==> flow/design.v <==
`timescale 1ns / 1ps
module Register_file(
    input clk,
    input [4:0]  rd1,
    input [31:0] wb_data1,
    input [3:0]  wb_we1,
    input [4:0]  rd2,
    input [31:0] wb_data2,
    input [3:0]  wb_we2,
    input [4:0] rs1, rs2, rs3, rs4,
    output [31:0] rs1_data, rs2_data, rs3_data, rs4_data
    );
    reg [31:0] regs [31:0];
    integer i;
    initial begin
        for (i = 0; i < 32; i = i + 1)
            regs[i] = 32'b0;
    end
    always @(posedge clk) begin
        if (wb_we1 == 4'd2 && rd1 != 5'd0)
            regs[rd1] <= wb_data1;
        if (wb_we2 == 4'd2 && rd2 != 5'd0 && !(wb_we1 == 4'd2 && rd1 == rd2))
            regs[rd2] <= wb_data2;
    end
    assign rs1_data = (rs1 == 0) ? 32'b0 : ((wb_we1 == 4'd2 && rd1 == rs1) ? wb_data1 :
            (wb_we2 == 4'd2 && rd2 == rs1) ? wb_data2 : regs[rs1]);
    assign rs2_data = (rs2 == 0) ? 32'b0 : ((wb_we1 == 4'd2 && rd1 == rs2) ? wb_data1 :
           (wb_we2 == 4'd2 && rd2 == rs2) ? wb_data2 : regs[rs2]);
    assign rs3_data = (rs3 == 0) ? 32'b0 : ((wb_we1 == 4'd2 && rd1 == rs3) ? wb_data1 :
           (wb_we2 == 4'd2 && rd2 == rs3) ? wb_data2 : regs[rs3]);
    assign rs4_data = (rs4 == 0) ? 32'b0 : ((wb_we1 == 4'd2 && rd1 == rs4) ? wb_data1 :
          (wb_we2 == 4'd2 && rd2 == rs4) ? wb_data2 : regs[rs4]);
endmodule
# Tool chain data of Register_file
# The steps from the RTL of Register_file to its reports follow in flow order.
# Lines are those of the file above, counted from 1.
# Cell names lack the library's common part.
# The mark - stands for no value.
# setup
design,Register_file
clock,clk
lib,sky130hd
pvt_corner,tt_025C_1v80

# Word level
# Counts by Yosys on the flattened word-level netlist (proc, flatten, opt, wreduce; memories kept). Register bits leave out memories and registers merged into their read ports (data or address); mux counts leave out enables and synchronous resets folded into registers. Print and check cells are left out. Cells with the same type and inputs are merged into one.
# Yosys's memory passes give these memory sizes; they may raise the number of words (mostly to a power of two), join words into wider ones and drop unused or constant bits.
# word_totals
clocked_rd_ports_x_width,0
memories,1
latchBits,0
regBits,0
romBits,0
ram_bits,1024
wordCells,49
# memory_table
name,words,word_bits,read_ports,write_ports,line,source
regs,32,32,4,2,13,reg [31:0] regs [31:0];
# op_classes
eq_ne,11
mul,0
reduce_logical,19
add_sub_neg,0
shifts,0
n_mux,18
div,0
compare,0
bitwise,0
# op_table
cell,n
two-way mux 32 bit,14
equality test 5 bit,9
logical NOT 5 bit,4
logical AND 1 bit,12
nonzero test 5 bit,2
two-way mux 5 bit,2
equality test 4 x 2 -> 1 bit with constant B,2
two-way mux 1 bit,2
logical NOT 1 bit,1

# Longest topological paths
# Longest topological path by Yosys (ltp), each cell counted once; first at word level (registers and memories cut), then after technology mapping (sequential cells cut; the memories' decode and read muxes count).
# depth
word_depth,5
ABC_AREA,0
ltp_mapped,10
mapped_depth_nobuf,5

# Synthesis result
# Yosys stat after the flow's synthesis: flattened, memories mapped to cells. It holds for the ABC_AREA given above (unset counts as 0); a run with the other value may have another netlist.
# Totals and module areas in this step are rounded.
# synth_totals
ffs,1024
synth_area_um2,79000
buffers,856
stdcells,5538
seqArea_um2,31000
# by_type
type,n,area_total_um2
edfxtp_1,1024,3.07E+04
mux4_2,778,1.75E+04
mux2_2,1025,1.15E+04
mux2i_1,385,3.85E+03
mux2_1,189,2.13E+03
clkbuf_1,494,1.85E+03
o221ai_1,186,1.63E+03
a221oi_1,133,1.16E+03
buf_2,212,1.06E+03
a221o_1,105,1.05E+03
a211oi_1,90,675.648
a22oi_1,87,653.126
nor4_1,102,638.112
a22o_1,63,551.779
buf_4,66,495.475
and3_1,61,381.616
xnor2_1,40,350.336
nand2_1,92,345.331
# Not listed: further types 45, cells in them 406.

# Timing after synthesis
# Source: OpenSTA report_checks on the synthesized netlist (no wires, ideal clock, input and output delay 20% of the period each), path of least setup slack; recovery checks are left aside. Register names are those of the netlist, which keeps one name where synthesis merged equal registers.
# synth_timing
kind,input -> output
startpoint,input rs3[1]
endpoint,output rs3_data[10]
t_arrival_ps,3752
path_delay_ps,1930
tclk_ps,9110
t_first_pin_ps,1822
output_delay_ps,1822
input_delay_ps,1822
setup_slack_ps,3536
stages,8
t_required_ps,7288
synth_period_reached_ps,5574
# "path_delay_ps" is the arrival time less input delay plus setup time.
# A path that ends at an output port has no setup time.
# "stages": output pins that drive a net of the path, with the launching flip-flop's if there is one; two outputs of one cell count as two.
# "synth_period_reached_ps" = period - worst setup slack (recovery checks aside). The figure is calculated, with input and output delays left at 20% of the set period.
# Between the ends stands the longest chain of elaborated cells between them, by number of cells; it is not shown to be the way that was timed. Of several equally long chains one is given.
# A line is the first line of the expression or statement that the cell stems from. Yosys adds cells for indexed reads and writes and turns some case tables into memories.
# synth_between
path_cell_list,buf_2 > buf_2 > buf_4 > clkbuf_1 > mux4_2 > a221oi_1 > nor4_1 > a221o_1
elab_chain_len,5
cells_between,9
cone_lines,3
# synth_rtl
element,line,source
"start, declared",10,"input [4:0] rs1, rs2, rs3, rs4,"
equality test 5 bit,30,(wb_we2 == 4'd2 && rd2 == rs3) ? wb_data2 : regs[rs3]);
logical AND 1 bit,30,
two-way mux 32 bit,30,
two-way mux 32 bit x2,29,assign rs3_data = (rs3 == 0) ? 32'b0 : ((wb_we1 == 4'd2 && rd1 == rs3) ? wb_data1 :
"end, declared",11,"output [31:0] rs1_data, rs2_data, rs3_data, rs4_data"

# Path in the finished layout
# From the final timing report of run 1: the path of least setup slack in the routed layout; clock arrival at registers is part of the times.
# The report prints the path's times to 10 ps; the period is as set.
# layout_timing
kind,register -> output
startpoint,memory regs[27][22]
endpoint,output rs4_data[22]
output_delay_ps,710
setup_slack_ps,-260
t_required_ps,2840
t_first_pin_ps,810
tclk_ps,3550
stages,8
t_arrival_ps,3100
# Between the ends stands the longest chain of elaborated cells between them, by number of cells; it is not shown to be the way that was timed. Of several equally long chains one is given.
# A memory read counts as a cell of the chain, while the word-level depth stops at memories.
# layout_between
path_cell_list,edfxtp_1 > buf_4 > mux4_2 > mux2_4 > a221oi_4 > nor4_4 > a221o_1 > buf_2
elab_chain_len,4
cells_between,4
cone_lines,3
# layout_rtl
element,line,source
"start, declared",13,reg [31:0] regs [31:0];
memory (32 x 32 bit),13,
two-way mux 32 bit,32,(wb_we2 == 4'd2 && rd2 == rs4) ? wb_data2 : regs[rs4]);
two-way mux 32 bit x2,31,assign rs4_data = (rs4 == 0) ? 32'b0 : ((wb_we1 == 4'd2 && rd1 == rs4) ? wb_data1 :
"end, declared",11,"output [31:0] rs1_data, rs2_data, rs3_data, rs4_data"

Module Register_file, platform sky130hd: 2 stored runs of the flow (Yosys, OpenROAD) with differing settings, in no particular order. Input and output delays are each 20% of the period that was set; the output load is 0.01 pF.
"achievedPeriod_ps" = clock period - worst setup slack. The figure is calculated, with input and output delays left at 20% of the set period.
"critical_path_time_ps": the worst setup path's part of the clock period (all of it between registers, 20% less for each end at a port) less its slack. A launch clock that arrives late makes it longer, a capture clock that arrives late makes it shorter.
"totalPower_w" is the tool's figure for a default switching activity; nothing was simulated.
"critical_path_time_ps" is known to 10 ps.
Measured values are rounded.

Run 1, flow files:
==> flow/run.sh <==
#!/bin/bash
# the make line also repeats the synthesis and layout settings of config.mk as NAME=value (left out here)
make -C /OpenROAD-flow-scripts/flow DESIGN_CONFIG=/design/flow/config.mk WORK_HOME=/design/flow/orfs CLKGATE_MAP_FILE= finish
==> flow/config.mk <==
export PLATFORM = sky130hd
export DESIGN_NAME = Register_file
export DESIGN_NICKNAME = Register_file
export VERILOG_FILES = /design/flow/design.v
export SDC_FILE = /design/flow/constraint.sdc
export NUM_CORES = 4
export LEC_CHECK = 0
export CAP_MARGIN = 20
export CORE_MARGIN = 2
export CORE_UTILIZATION = 40
export SLEW_MARGIN = 20
==> flow/constraint.sdc <==
create_clock -name core_clock -period 3.55 [get_ports {clk}]
set_input_delay 0.7100 -clock core_clock [delete_from_list [all_inputs] [get_ports {clk}]]
set_output_delay 0.7100 -clock core_clock [all_outputs]
set_load 0.01 [all_outputs]

==> results of run 1, as CSV <==
result,value
synthesis_area_um2,79000
design_die_area_um2,200000
layout_stdcell_area_um2,110000
finalUtil_frac,0.56
ws_setup_ps,-260
setup_tns_ps,-9200
hold_worst_slack_ps,780
totalPower_w,0.035
achievedPeriod_ps,3815
critical_path_time_ps,3100
critical_path_kind,"register -> output"

Run 2, flow files:
==> flow/run.sh <==
#!/bin/bash
# the make line also repeats the synthesis and layout settings of config.mk as NAME=value (left out here)
make -C /OpenROAD-flow-scripts/flow DESIGN_CONFIG=/design/flow/config.mk WORK_HOME=/design/flow/orfs CLKGATE_MAP_FILE= finish
==> flow/config.mk <==
export PLATFORM = sky130hd
export DESIGN_NAME = Register_file
export DESIGN_NICKNAME = Register_file
export VERILOG_FILES = /design/flow/design.v
export SDC_FILE = /design/flow/constraint.sdc
export NUM_CORES = 4
export LEC_CHECK = 0
export ABC_AREA = 0
export CAP_MARGIN = 0
export CELL_PAD_IN_SITES_DETAIL_PLACEMENT = 0
export CORE_ASPECT_RATIO = 1.47
export CORE_MARGIN = 2
export CORE_UTILIZATION = 16
export GPL_TIMING_DRIVEN = 0
export PLACE_DENSITY_LB_ADDON = 0.29
export SETUP_SLACK_MARGIN = 0.7
export SLEW_MARGIN = 35
==> flow/constraint.sdc <==
create_clock -name core_clock -period 3.98 [get_ports {clk}]
set_input_delay 0.7960 -clock core_clock [delete_from_list [all_inputs] [get_ports {clk}]]
set_output_delay 0.7960 -clock core_clock [all_outputs]
set_load 0.01 [all_outputs]

==> results of run 2, as CSV <==
result,value
synthesis_area_um2,79000
design_die_area_um2,500000
layout_stdcell_area_um2,110000
finalUtil_frac,0.23
ws_setup_ps,-190
setup_tns_ps,-4500
hold_worst_slack_ps,450
totalPower_w,0.033
achievedPeriod_ps,4172
critical_path_time_ps,2580
critical_path_kind,"input -> output"
